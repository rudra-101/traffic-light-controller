==> flow/design.v <==
`timescale 1ns / 1ps
module Traffic_light(
input clk,rst,
output reg [2:0]light_M1,
output reg [2:0]light_M2,
output reg [2:0]light_MT,
output reg [2:0]light_ST
    );
    parameter S1=0,S2=1,S3=2,S4=3,S5=4,S6=5;
    reg [3:0] count;
    reg [2:0] ps;
    parameter t7=7,t5=5,t3=3,t2=2;
    always @(posedge clk or posedge rst)
        begin
        if(rst==1)
        begin
        ps<=S1;
        count<=0;
        end
    else
    case(ps)
    S1:if(count<t7)
        begin 
        ps<=S1;
        count=count+1;
        end
    else
        begin
        ps<=S2;
        count<=0;
        end
    S2:if(count<t2)
       begin 
       ps<=S2;
       count=count+1;
       end
    else
        begin
        ps<=S3;
        count<=0;
        end
     S3:if(count<t5)
        begin 
        ps<=S3;
        count=count+1;
        end
     else
        begin
        ps<=S4;
        count<=0;
        end
      S4:if(count<t2)
        begin 
        ps<=S4;
        count=count+1;
        end
       else
        begin
        ps<=S5;
        count<=0;
        end
      S5:if(count<t3)
        begin 
        ps<=S5;
        count=count+1;
        end
       else
        begin
        ps<=S6;
        count<=0;
        end
       S6:if(count<t2)
        begin 
        ps<=S6;
        count=count+1;
        end
       else
        begin
        ps<=S1;
        count<=0;
        end
             default:ps<=S1;                                                                        
         endcase                                                                            
    end
    always@(ps)
    begin 
        case(ps)
        S1:
        begin
        light_M1<=001;
        light_M2<=001;
        light_MT<=100;
        light_ST<=100;
        end
        S2:
        begin
        light_M1<=001;
        light_M2<=010;
        light_MT<=100;
        light_ST<=100;
        end
        S3:
        begin
        light_M1<=001;
        light_M2<=100;
        light_MT<=001;
        light_ST<=100;
        end
        S4:
        begin
        light_M1<=010;
        light_M2<=100;
        light_MT<=010;
        light_ST<=100;
        end                                
        S5:
        begin
        light_M1<=100;
        light_M2<=100;
        light_MT<=100;
        light_ST<=001;
        end   
        S6:
        begin
        light_M1<=100;
        light_M2<=100;
        light_MT<=100;
        light_ST<=010;
        end
        default:
        begin
        light_M1<=000;
        light_M2<=000;
        light_MT<=000;
        light_ST<=000;
        end                                   
       endcase                                         
    end
endmodule
== Tool chain data of Traffic_light ==
What the tools print for Traffic_light, step after step.
Lines are those of the file above, counted from 1.
Library cell names are shortened.
The mark n/a stands for no value.
Set-up
  top module: Traffic_light
  clock port: clk
  standard-cell library: sky130hd
  corner: tt_025C_1v80

== Word level ==
Counts by Yosys on the flattened word-level netlist (proc, flatten, opt, wreduce; memories kept). Register bits leave out memories and registers merged into their read ports (data or address). Print and check cells are left out. Cells with the same type and inputs are merged into one.
Bit counts
  flip-flop bits (word level): 7
  elaborated cells: 36
  input port bits: 2
Cells by class
  multiplexer cells: 16
  eq/ne operators: 5
  order comparisons: 4
  reduce/logical cells: 8
  add/subtract/negate cells: 1
Operators with widths (count)
  case mux 3 bit (select 3 bit): 4
  case mux 3 bit (select 6 bit): 1
  case mux 4 bit (select 4 bit): 1
  two-way mux 4 bit: 4
  OR reduction 4 bit: 3
  < comparator 4 x 2 -> 1 bit with constant B: 2
  < comparator 4 x 3 -> 1 bit with constant B: 2
  equality test 3 x 2 -> 1 bit with constant B: 2
  equality test 3 bit with constant B: 2
  OR reduction 3 bit: 2
  nonzero test 6 bit: 1
  two-way mux 3 bit: 2
  adder 4 x 1 -> 4 bit with constant B: 1
  equality test 3 x 1 -> 1 bit with constant B: 1
  logical NOT 3 bit: 1
  two-way mux 1 bit: 3
  OR reduction 2 bit: 1
  two-way mux 2 bit: 1

== Logic depth ==
Depth = most cells in a row (Yosys ltp): at word level without a register or memory, in the mapped netlist without a sequential cell, where the memories' decode and read muxes count.
Logic depth
  depth in word-level cells: 3
  ABC_AREA: 0
  mapped depth: 6
  depth with buffers taken out: 6

== Mapped cells and area ==
Yosys stat after the flow's synthesis: flattened, memories mapped to cells. It holds for the ABC_AREA given above (unset counts as 0); a run with the other value may have another netlist.
Cell types
  dfrtp_1: count 9, total area 225.216 um2
  inv_1: count 10, total area 37.536 um2
  nand2_1: count 8, total area 30.029 um2
  dfstp_2: count 1, total area 26.275 um2
  nor2_1: count 7, total area 26.275 um2
  ha_1: count 2, total area 25.024 um2
  dlygate4sd3_1: count 2, total area 20.019 um2
  nor3_1: count 4, total area 20.019 um2
  clkbuf_1: count 5, total area 18.768 um2
  o311ai_2: count 1, total area 16.266 um2
  a21oi_1: count 3, total area 15.014 um2
  o21ai_0: count 3, total area 15.014 um2
  clkbuf_8: count 1, total area 13.763 um2
  nand4_1: count 2, total area 12.512 um2
  o31ai_2: count 1, total area 12.512 um2
  or4_4: count 1, total area 11.261 um2
  a22o_2: count 1, total area 10.01 um2
  o32a_1: count 1, total area 10.01 um2
Not listed: further types 11, cells in them 11.
Mapped netlist
  sequential part of the area: 251.5 um2
  mapped cells: 73
  flip-flop cells: 10
  cell area after synthesis: 630.6 um2

== Worst setup path after synthesis ==
Source: OpenSTA report_checks on the synthesized netlist (no wires, ideal clock, input and output delay 20% of the period each), path of least setup slack; recovery checks are left aside. Register names are those of the netlist, which keeps one name where synthesis merged equal registers.
Timing post-synthesis
  path kind: flip-flop to flip-flop
  start: reg ps
  end: reg count[3]
  stages on the path: 4
  data arrival time: 1.485 ns
  required time: 2.068 ns
  time at the first pin: 0.000 ns
  path delay: 1.577 ns
  clock period: 2.16 ns
  path slack: 0.583 ns
  synthesis period reached: 1.577 ns
"path delay" = arrival - input delay + setup time.
"stages on the path": output pins that drive a net of the path, with the launching flip-flop's if there is one; two outputs of one cell count as two.
"synthesis period reached" = period - worst setup slack (recovery checks aside). The figure is calculated, with input and output delays left at 20% of the set period.
An end named without its bit number is one bit of that signal or, where synthesis recoded a state register, one of its new flip-flops.
The rows between start and end are the longest chain of elaborated cells between them; the timing report does not say that the signal goes this way. Where chains are equally long, one stands for them.
A line is the first line of the expression or statement that the cell stems from. Yosys adds cells for indexed reads and writes and turns some case tables into memories.
At most two assigning lines are given for a register; there are more.
On the way, post-synthesis
  cell sequence: dfrtp_1 > or4_4 > o32a_1 > o31ai_2
  cells in the longest elaborated chain: 3
  elaborated cells between the ends (all ways): 9
  those cells by class: eq/ne (5); mux (1); reduce/logical (3)
Ends and longest elaborated chain, post-synthesis
  from (decl): RTL line 11  | reg [2:0] ps;
  from (assign): RTL line 17  | ps<=S1;
  from (assign): RTL line 24  | ps<=S1;
  equality test 3 bit: RTL line 21  | case(ps)
  OR reduction 3 bit
  case mux 4 bit (select 4 bit): RTL line 21
  to (assign): RTL line 25  | count=count+1;
  to (assign): RTL line 35  | count=count+1;
  to (decl): RTL line 10  | reg [3:0] count;

== Timing after layout ==
From the final timing report of flow run A: the path of least setup slack in the routed layout; clock arrival at registers is part of the times.
Timing after layout
  path kind: flip-flop to output port
  start: reg ps
  end: out light_M2[0]
  clock period: 1.82 ns
  stages on the path: 2
  path slack: 0.05 ns
  required time: 1.46 ns
  time at the first pin: 0.26 ns
  data arrival time: 1.41 ns
An end named without its bit number is one bit of that signal or, where synthesis recoded a state register, one of its new flip-flops.
At most two assigning lines are given for a register; there are more.
On the way, after layout
  cell sequence: dfstp_2 > clkdlybuf4s50_1
Ends and longest elaborated chain, after layout
  from (decl): RTL line 11  | reg [2:0] ps;
  from (assign): RTL line 17  | ps<=S1;
  from (assign): RTL line 24  | ps<=S1;
  to (decl): RTL line 5  | output reg [2:0]light_M2,
No chain of elaborated cells between the ends is given.

Wiki page: Traffic_light / flow data

Measured data: module Traffic_light, platform sky130hd, 2 stored runs of the flow under differing settings, order arbitrary. Input and output delays are each 20% of the period that was set; the output load is 0.01 pF.
"achieved clock period (ns)" is the run's clock period less its worst setup slack. It is reckoned from that one timing run; input and output delays stay at 20% of the period that was set.
By "worst setup path time (ns)" is meant the share of the clock period that the worst setup path is allowed (20% is reserved at inputs, 20% at outputs), minus its slack. Clock arrival times at its registers enter into it.
"finish__power__total": no workload was simulated; the value follows from the tool's default switching activity.

Flow files of flow run A
==> flow/run.sh <==
#!/bin/bash
# the make line also repeats the synthesis and layout settings of config.mk as NAME=value (left out here)
make -C /OpenROAD-flow-scripts/flow DESIGN_CONFIG=/design/flow/config.mk WORK_HOME=/design/flow/orfs CLKGATE_MAP_FILE= finish
==> flow/config.mk <==
export PLATFORM = sky130hd
export DESIGN_NAME = Traffic_light
export DESIGN_NICKNAME = Traffic_light
export VERILOG_FILES = /design/flow/design.v
export SDC_FILE = /design/flow/constraint.sdc
export NUM_CORES = 4
export LEC_CHECK = 0
export CAP_MARGIN = 20
export CORE_MARGIN = 2
export CORE_UTILIZATION = 40
export SLEW_MARGIN = 20
==> flow/constraint.sdc <==
create_clock -name core_clock -period 1.82 [get_ports {clk}]
set_input_delay 0.3640 -clock core_clock [delete_from_list [all_inputs] [get_ports {clk}]]
set_output_delay 0.3640 -clock core_clock [all_outputs]
set_load 0.01 [all_outputs]

report of flow run A
yosys chip area after synthesis (um^2): 630.6
finish__design__die__area: 1910.1
finish__design__instance__area__stdcell: 849.6
finish__design__instance__utilization: 0.5706
finish__timing__setup__ws: 0.046
finish__timing__setup__tns: 0.000
finish__timing__hold__ws: 0.373
finish__power__total: 4.271e-04
achieved clock period (ns): 1.774
worst setup path time (ns): 1.41
worst setup path kind: flip-flop to output port

Flow files of flow run B
==> flow/run.sh <==
#!/bin/bash
# the make line also repeats the synthesis and layout settings of config.mk as NAME=value (left out here)
make -C /OpenROAD-flow-scripts/flow DESIGN_CONFIG=/design/flow/config.mk WORK_HOME=/design/flow/orfs CLKGATE_MAP_FILE= finish
==> flow/config.mk <==
export PLATFORM = sky130hd
export DESIGN_NAME = Traffic_light
export DESIGN_NICKNAME = Traffic_light
export VERILOG_FILES = /design/flow/design.v
export SDC_FILE = /design/flow/constraint.sdc
export NUM_CORES = 4
export LEC_CHECK = 0
export CAP_MARGIN = 20
export CELL_PAD_IN_SITES_DETAIL_PLACEMENT = 0
export CORE_MARGIN = 2
export CORE_UTILIZATION = 17
export GPL_ROUTABILITY_DRIVEN = 1
export PLACE_DENSITY_LB_ADDON = 0.21
export SLEW_MARGIN = 30
export TNS_END_PERCENT = 70
==> flow/constraint.sdc <==
create_clock -name core_clock -period 1.13 [get_ports {clk}]
set_input_delay 0.2260 -clock core_clock [delete_from_list [all_inputs] [get_ports {clk}]]
set_output_delay 0.2260 -clock core_clock [all_outputs]
set_load 0.01 [all_outputs]

report of flow run B
yosys chip area after synthesis (um^2): 630.6
finish__design__die__area: 4212.7
finish__design__instance__area__stdcell: 1234.9
finish__design__instance__utilization: 0.3425
finish__timing__setup__ws: -0.447
finish__timing__setup__tns: -4.341
finish__timing__hold__ws: 0.266
finish__power__total: 7.667e-04
achieved clock period (ns): 1.577
worst setup path time (ns): 1.58
worst setup path kind: flip-flop to flip-flop
